==> flow/design.v <==
module my_driver(
	input clk, ps2_clk, ps2_data,
	output left_arrow, right_arrow, left_led, right_led
);
	logic[7:0] ARROW_LEFT = 8'h6B;  
	logic[7:0] ARROW_RIGHT = 8'h74;  
	logic read;  
	logic previous_state;  
	logic error;  
	logic full_buffer;  
	logic trigger;  
	logic holding;  
	logic[11:0] read_counter;  
	logic[10:0] scan_code;  
	logic[7:0] key_code;  
	logic[3:0] counter;  
	logic[7:0] down_counter;  
	logic[29:0] holding_counter;  
	initial begin 
		previous_state = 1; 
		trigger = 0;
		down_counter = 0;
		error = 0;
		scan_code = 0;
		counter = 0;
		key_code = 0;
		read = 0;
		read_counter = 0;
		left_arrow = 0;
		right_arrow = 0;
		holding_counter = 8'b0;
		holding = 0; 
		left_led = 0;
		right_led = 0;
	end
	always @(posedge clk) begin
		if(down_counter < 249) begin 
			down_counter <= down_counter + 1;
			trigger <= 0;
		end else begin 
			down_counter <= 0;
			trigger <= 1;
		end
	end
	always @(posedge clk) begin 
		if(trigger) begin
			if(read) begin 
				read_counter <= read_counter + 1;
			end else begin 
				read_counter <= 0;
			end
		end
	end
	always @(posedge clk) begin
		if(trigger) begin 
			if (ps2_clk != previous_state) begin 
				if(!ps2_clk) begin
					read <= 1;
					error <= 0;
					scan_code[10:0] <= {ps2_data, scan_code[10:1]};
					counter <= counter + 1;
				end
			end 
			else if (counter == 11)  begin
				counter <= 0;
				read <= 0;
				full_buffer <= 1;
				if(!scan_code[10] || scan_code[0] || !(scan_code[1]^scan_code[2]^scan_code[3]^scan_code[4]
					^scan_code[5]^scan_code[6]^scan_code[7]^scan_code[8]
					^scan_code[9])) 
					error <= 1;
				else error <= 0;
			end
			else begin 
				full_buffer <= 0;
				if(counter < 11 & read_counter >= 4000) begin
					counter <= 0;
					read <= 0;
				end
			end
			previous_state <= ps2_clk;
		end
	end
	always @(posedge clk)begin 
		if(trigger)begin
			if(full_buffer)begin
				if(error) begin
					key_code <= 8'd0;
				end else begin
					key_code <= scan_code[8:1];
				end
			end else begin
				key_code <= 8'd0;
			end
		end else begin
			key_code <= 8'd0;
		end
	end
	always @(posedge clk)begin
		if (key_code == ARROW_RIGHT) begin
			right_arrow = 1'b1;
		end else begin
			right_arrow = 1'b0;
		end
		if (key_code == ARROW_LEFT) begin
			left_arrow = 1'b1;
		end else begin
			left_arrow = 1'b0;
		end
	end
	always @(posedge clk)begin 
		if(right_arrow)begin 
			right_led = 1'b1;
		end
		if(left_arrow)begin
			left_led = 1'b1;
		end
		if(right_led || left_led)begin
			holding = 1'b1;
		end
		if(holding)begin
			holding_counter = holding_counter + 1'b1;
		end
		if(holding_counter > 10000000)begin
			left_led = 1'b0;
			right_led = 1'b0;
			holding = 1'b0;
			holding_counter = 30'b0;
		end
	end
endmodule 
======== Reports on my_driver ========
The steps from the RTL of my_driver to its reports follow in flow order.
Lines are those of the file above, counted from 1.
Library cell names are shortened.
The mark n/a stands for no value.
design
  top ..................................... my_driver
  clock input ............................. clk
  cell library ............................ sky130hd
  timing corner ........................... tt_025C_1v80

======== Word-level counts ========
Counts by Yosys on the flattened word-level netlist (proc, flatten, opt, wreduce; memories kept). Register bits leave out memories and registers merged into their read ports (data or address). Print and check cells are left out. Cells with the same type and inputs are merged into one.
bit counts
  register bits after elaboration ......... 83
  bits of input ports ..................... 3
  output and inout bits ................... 4
  word-level cells ........................ 74
operators by class
  $add $sub $neg .......................... 4
  order comparisons ....................... 4
  eq/ne operators ......................... 5
  mux-type cells .......................... 20
  bitwise logic cells ..................... 13
  reduce/logical cells .................... 12
operators by type and width
  cell                                                                     count
  30-bit by 1-bit adder with 30-bit output (second input constant)         1
  30-bit by 24-bit > comparator with 1-bit output (second input constant)  1
  30-bit 2-to-1 mux                                                        1
  8-bit by 7-bit == test with 1-bit output (second input constant)         2
  4-bit 2-to-1 mux                                                         4
  1-bit 2-to-1 mux                                                         15
  12-bit by 1-bit adder with 12-bit output (second input constant)         1
  12-bit greater-or-equal comparator (second input constant)               1
  3-bit AND reduction                                                      3
  1-bit bitwise XOR                                                        8
  8-bit by 1-bit adder with 8-bit output (second input constant)           1
  8-bit less-than comparator (second input constant)                       1
  1-bit NOT                                                                4
  4-bit by 1-bit adder with 4-bit output (second input constant)           1
  4-bit less-than comparator (second input constant)                       1
  4-bit == test (second input constant)                                    1
  1-bit logical OR                                                         3
  3-bit nonzero test                                                       1
  3-bit OR reduction                                                       1
  1-bit logical NOT                                                        2
  2-bit != test (second input constant)                                    1
  2-bit AND reduction                                                      1
  2-bit nonzero test                                                       1
  1-bit != test                                                            1
  1-bit bitwise AND                                                        1

======== Depth ========
Longest topological path by Yosys (ltp), each cell counted once; first at word level (registers and memories cut), then after technology mapping (sequential cells cut; the memories' decode and read muxes count).
depth
  depth after elaboration ................. 13
  ABC_AREA ................................ 0
  mapped depth ............................ 12
  depth with buffers taken out ............ 10

======== Netlist ========
The flow's flattened synthesis, as Yosys stat reports it; memories are mapped. The netlist is that of the ABC_AREA named above (0 if unset); the other value can give another one.
cell types
  cell      count  area in all (sq um)
  dfxtp_1   52     1.04E+03
  edfxtp_1  31     930.893
  xnor2_1   30     262.752
  xor2_1    19     166.41
  nor3_2    16     160.154
  and2_1    20     125.12
  nor2_1    27     101.347
  ha_1      7      87.584
  nand2_1   23     86.333
  nand3_1   16     80.077
  nor3_1    15     75.072
  and3_1    11     68.816
  buf_6     6      67.565
  inv_1     10     37.536
  nand4_1   6      37.536
  nor4_1    6      37.536
  xnor2_2   2      32.531
  a31oi_1   5      31.28
Not listed: further types 51, cells in them 85.
synthesis totals
  mapped cells ............................ 387
  cell area after synthesis ............... 4149.0 sq um
  sequential area ......................... 1971.9 sq um
  flip-flops .............................. 83
  buffers ................................. 16

======== Worst setup path after synthesis ========
OpenSTA on the mapped netlist: ideal clock, no wires. The path of least setup slack (recovery checks aside). Input and output delay are each 20% of the period. Register names are those of the netlist, which keeps one name where synthesis merged equal registers.
path after synthesis
  kind .................................... register -> register
  from .................................... register right_arrow
  to ...................................... register holding_counter[5]
  period .................................. 5.33 ns
  setup time .............................. 0.073 ns
  launch time at the first pin ............ 0.000 ns
  arrival ................................. 2.686 ns
  data required time ...................... 5.257 ns
  setup slack ............................. 2.571 ns
  path delay .............................. 2.759 ns
  stages .................................. 12
  buffers on the path ..................... 2
  period reached after synthesis .......... 2.759 ns
"path delay" is the arrival time less input delay plus setup time.
"stages" counts driving pins, that of a launching flip-flop among them; a cell with two outputs on the path counts twice.
"period reached after synthesis" is the clock period less the worst setup slack; recovery checks do not enter. This is arithmetic on one report: input and output delays are still those of the set period (20% each).
The rows between start and end are the longest chain of elaborated cells between them; the timing report does not say that the signal goes this way. Where chains are equally long, one stands for them.
Each line given opens the expression or statement behind the cell; cells for indexed reads and writes are added by Yosys, which also makes memories of some case tables.
on the way, after synthesis
  cell sequence ........................... dfxtp_1 > or4_4 > buf_6 > o2111a_1 > nand3_1 > mux2_2 > o32a_1 > o31a_1 > o21ai_2 > a21oi_4 > buf_6 > nor3_2
  length of the longest elaborated chain .. 5
  elaborated cells on any way between the ends .. 5
  RTL lines with such cells ............... 4
  those cells by class .................... compare (1); mux (3); reduce/logical (1)
ends and longest elaborated chain, after synthesis
  element                                          RTL line  source
  from (decl)                                      3         output left_arrow, right_arrow, left_led, right_led
  from (assign)                                    101       right_arrow = 1'b1;
  from (assign)                                    103       right_arrow = 1'b0;
  1-bit 2-to-1 mux                                 112       if(right_arrow)begin
  1-bit logical OR                                 118       if(right_led || left_led)begin
  1-bit 2-to-1 mux                                 118
  30-bit 2-to-1 mux                                121       if(holding)begin
  30-bit by 24-bit > comparator with 1-bit output  124       if(holding_counter > 10000000)begin
  to (assign)                                      122       holding_counter = holding_counter + 1'b1;
  to (assign)                                      128       holding_counter = 30'b0;
  to (decl)                                        18        logic[29:0] holding_counter;

======== Timing after layout ========
From the final timing report of job 1: the path of least setup slack in the routed layout; clock arrival at registers is part of the times.
path after layout
  kind .................................... register -> register
  from .................................... register right_arrow
  to ...................................... register holding_counter[7]
  period .................................. 2.71 ns
  setup time .............................. 0.07 ns
  launch time at the first pin ............ 0.35 ns
  arrival ................................. 2.97 ns
  data required time ...................... 2.98 ns
  setup slack ............................. 0.02 ns
  stages .................................. 11
  buffers on the path ..................... 1
The rows between start and end are the longest chain of elaborated cells between them; the timing report does not say that the signal goes this way. Where chains are equally long, one stands for them.
on the way, after layout
  cell sequence ........................... dfxtp_2 > or4_4 > o2111a_2 > nand3_2 > mux2_4 > o32a_1 > o31a_1 > o21ai_2 > a21oi_4 > buf_12 > nor3_1
  length of the longest elaborated chain .. 5
  elaborated cells on any way between the ends .. 5
  RTL lines with such cells ............... 4
  those cells by class .................... compare (1); mux (3); reduce/logical (1)
ends and longest elaborated chain, after layout
  element                                          RTL line  source
  from (decl)                                      3         output left_arrow, right_arrow, left_led, right_led
  from (assign)                                    101       right_arrow = 1'b1;
  from (assign)                                    103       right_arrow = 1'b0;
  1-bit 2-to-1 mux                                 112       if(right_arrow)begin
  1-bit logical OR                                 118       if(right_led || left_led)begin
  1-bit 2-to-1 mux                                 118
  30-bit 2-to-1 mux                                121       if(holding)begin
  30-bit by 24-bit > comparator with 1-bit output  124       if(holding_counter > 10000000)begin
  to (assign)                                      122       holding_counter = holding_counter + 1'b1;
  to (assign)                                      128       holding_counter = 30'b0;
  to (decl)                                        18        logic[29:0] holding_counter;

Settings and measured results of 2 stored flow runs for module my_driver (sky130hd), not sorted in any way. The constraints put input and output delay at 20% of the set period each and load the outputs with 0.01 pF.
"achieved clock period (ns)" means the clock period less the worst setup slack. The figure is calculated, with input and output delays left at 20% of the set period.
"worst setup path time (ns)" = time allowed to the worst setup path (clock period - input delay - output delay, where it has them) - its slack; a late launch clock adds to it, a late capture clock takes from it.
"finish__power__total" is the tool's figure for a default switching activity; nothing was simulated.

Flow files of job 1
==> flow/run.sh <==
#!/bin/bash
# the make line also repeats the synthesis and layout settings of config.mk as NAME=value (left out here)
make -C /OpenROAD-flow-scripts/flow DESIGN_CONFIG=/design/flow/config.mk WORK_HOME=/design/flow/orfs CLKGATE_MAP_FILE= finish
==> flow/config.mk <==
export PLATFORM = sky130hd
export DESIGN_NAME = my_driver
export DESIGN_NICKNAME = my_driver
export VERILOG_FILES = /design/flow/design.v
export SDC_FILE = /design/flow/constraint.sdc
export NUM_CORES = 4
export LEC_CHECK = 0
export CAP_MARGIN = 20
export CORE_MARGIN = 2
export CORE_UTILIZATION = 40
export SLEW_MARGIN = 20
==> flow/constraint.sdc <==
create_clock -name core_clock -period 2.71 [get_ports {clk}]
set_input_delay 0.5420 -clock core_clock [delete_from_list [all_inputs] [get_ports {clk}]]
set_output_delay 0.5420 -clock core_clock [all_outputs]
set_load 0.01 [all_outputs]

report of job 1
yosys chip area after synthesis (um^2): 4149.0
finish__design__die__area: 11203.2
finish__design__instance__area__stdcell: 4952.2
finish__timing__setup__ws: 0.015
finish__timing__setup__tns: 0.000
finish__power__total: 2.210e-03
achieved clock period (ns): 2.695
worst setup path time (ns): 2.69
worst setup path kind: register -> register

Flow files of job 2
==> flow/run.sh <==
#!/bin/bash
# the make line also repeats the synthesis and layout settings of config.mk as NAME=value (left out here)
make -C /OpenROAD-flow-scripts/flow DESIGN_CONFIG=/design/flow/config.mk WORK_HOME=/design/flow/orfs CLKGATE_MAP_FILE= finish
==> flow/config.mk <==
export PLATFORM = sky130hd
export DESIGN_NAME = my_driver
export DESIGN_NICKNAME = my_driver
export VERILOG_FILES = /design/flow/design.v
export SDC_FILE = /design/flow/constraint.sdc
export NUM_CORES = 4
export LEC_CHECK = 0
export ABC_AREA = 1
export CAP_MARGIN = 20
export CELL_PAD_IN_SITES_GLOBAL_PLACEMENT = 2
export CORE_MARGIN = 2
export CORE_UTILIZATION = 34
export GPL_TIMING_DRIVEN = 0
export PLACE_DENSITY_LB_ADDON = 0.12
export SETUP_SLACK_MARGIN = 0.5
export SLEW_MARGIN = 20
==> flow/constraint.sdc <==
create_clock -name core_clock -period 4.8 [get_ports {clk}]
set_input_delay 0.9600 -clock core_clock [delete_from_list [all_inputs] [get_ports {clk}]]
set_output_delay 0.9600 -clock core_clock [all_outputs]
set_load 0.01 [all_outputs]

report of job 2
yosys chip area after synthesis (um^2): 4483.0
finish__design__die__area: 14119.4
finish__design__instance__area__stdcell: 5076.1
finish__timing__setup__ws: 2.162
finish__timing__setup__tns: 0.000
finish__power__total: 1.476e-03
achieved clock period (ns): 2.638
worst setup path time (ns): 1.68
worst setup path kind: input -> register
